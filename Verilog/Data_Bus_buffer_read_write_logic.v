==> flow/design.v <==
module Data_Bus (
    input   wire           clk,
    input   wire           reset,
    input   wire           CS_n,
    input   wire           RD_n,
    input   wire           WR_n,
    input   wire           A0,
    input   wire   [7:0]   data_in,
    output  reg    [7:0]   internal_bus,
    output  wire           ICW_1,
    output  wire           ICW_2_4,
    output  wire           OCW_1,
    output  wire           OCW_2,
    output  wire           OCW_3,
    output  wire           read
);
    reg   stable_A0;
    reg prev_WR_n;
    wire write_flag;
    always@(negedge clk, posedge reset) begin
        if (reset)
            internal_bus <= 8'b00000000;
        else if (~WR_n & ~CS_n)
            internal_bus <= data_in;
        else
            internal_bus <= internal_bus;
    end
    always@(negedge clk, posedge reset) begin
        if (reset)
            prev_WR_n <= 1'b1;
        else if (CS_n)
            prev_WR_n <= 1'b1;
        else
            prev_WR_n <= WR_n;
    end
    assign write_flag = ~prev_WR_n & WR_n;
    always@(negedge clk, posedge reset) begin
        if (reset)
            stable_A0 <= 1'b0;
        else
            stable_A0 <= A0;
    end
    assign ICW_1   = write_flag & ~stable_A0 & internal_bus[4];
    assign ICW_2_4 = write_flag & stable_A0;
    assign OCW_1   = write_flag & stable_A0;
    assign OCW_2   = write_flag & ~stable_A0 & ~internal_bus[4] & ~internal_bus[3];
    assign OCW_3   = write_flag & ~stable_A0 & ~internal_bus[4] & internal_bus[3];
    assign read = ~RD_n  & ~CS_n;
endmodule
### Step by step through the tools: Data_Bus

The steps from the RTL of Data_Bus to its reports follow in flow order.
Lines are those of the file above, counted from 1.
Library cell names are shortened.
A cell with - has no value.

* design top: Data_Bus
* clock input: clk
* library: sky130hd
* timing corner: tt_025C_1v80

### Word level

Yosys after proc, flatten, opt, wreduce and memory -nomap, before mapping. Enables and synchronous resets that opt folds into registers are not counted as muxes. Memory bits, and registers merged into a memory's read port (data or address), are not among the register bits. Print and check cells are not counted. Equal cells are merged and count once.

* bitwise gates (word level): 16
* muxes and demuxes: 1

Operators by type and width (number)
* AND 1 bit: 9
* NOT 1 bit: 7
* 2-to-1 mux 1 bit: 1

* output and inout port bits: 14
* flip-flop bits (word level): 10
* input bits: 14

### Logic depth

Yosys ltp: most cells in a row. Word level: on the elaborated netlist, between registers, memories and ports. Mapped: between sequential cells and ports; inverters and the memories' decode and read muxes count.

* depth after elaboration: 5
* ABC_AREA: 0
* mapped depth: 3

### After synthesis

The flow's flattened synthesis, as Yosys stat reports it; memories are mapped. The netlist is that of the ABC_AREA named above (0 if unset); the other value can give another one.
The area totals of this step are shown rounded.

* flip-flops: 10
* sequential part of the area: 251 um2
* buffer cells: 1
* cell count: 30
* mapped area: 412 um2

Cells by type
* dfrtn_1: number 9, total area 225.216 um2
* mux2_2: number 8, total area 90.086 um2
* dfstp_2: number 1, total area 26.275 um2
* inv_1: number 4, total area 15.014 um2
* nor2_4: number 1, total area 11.261 um2
* nor4b_1: number 1, total area 8.758 um2
* buf_4: number 1, total area 7.507 um2
* nor2_1: number 2, total area 7.507 um2
* nor3b_1: number 1, total area 7.507 um2
* nand2b_1: number 1, total area 6.256 um2
* nor4_1: number 1, total area 6.256 um2

# Flow runs of Data_Bus

Settings of 2 stored flow runs for module Data_Bus (sky130hd), not sorted in any way. The constraints put input and output delay at 20% of the set period each and load the outputs with 0.01 pF.

### Stored run 1

Settings: `period_ns=2.19`, `CORE_UTILIZATION=58`, `SETUP_SLACK_MARGIN=0.62`, `PLACE_DENSITY_LB_ADDON=0.09`, `CORE_ASPECT_RATIO=1.26`, `CTS_CLUSTER_SIZE=36`, `CAP_MARGIN=15`, `SLEW_MARGIN=30`, `MAX_ROUTING_LAYER=met5`, `CORE_MARGIN=2`

No final report: floorplanning broke off with PDN-0185.

### Stored run 2

Settings: `period_ns=5.75`, `CORE_UTILIZATION=72`, `PLACE_DENSITY_LB_ADDON=0.14`, `CORE_MARGIN=10`, `TNS_END_PERCENT=90`, `GPL_ROUTABILITY_DRIVEN=1`, `MIN_ROUTING_LAYER=met2`, `MAX_ROUTING_LAYER=met4`, `CAP_MARGIN=20`, `SLEW_MARGIN=20`

No final report: floorplanning broke off with PDN-0185.
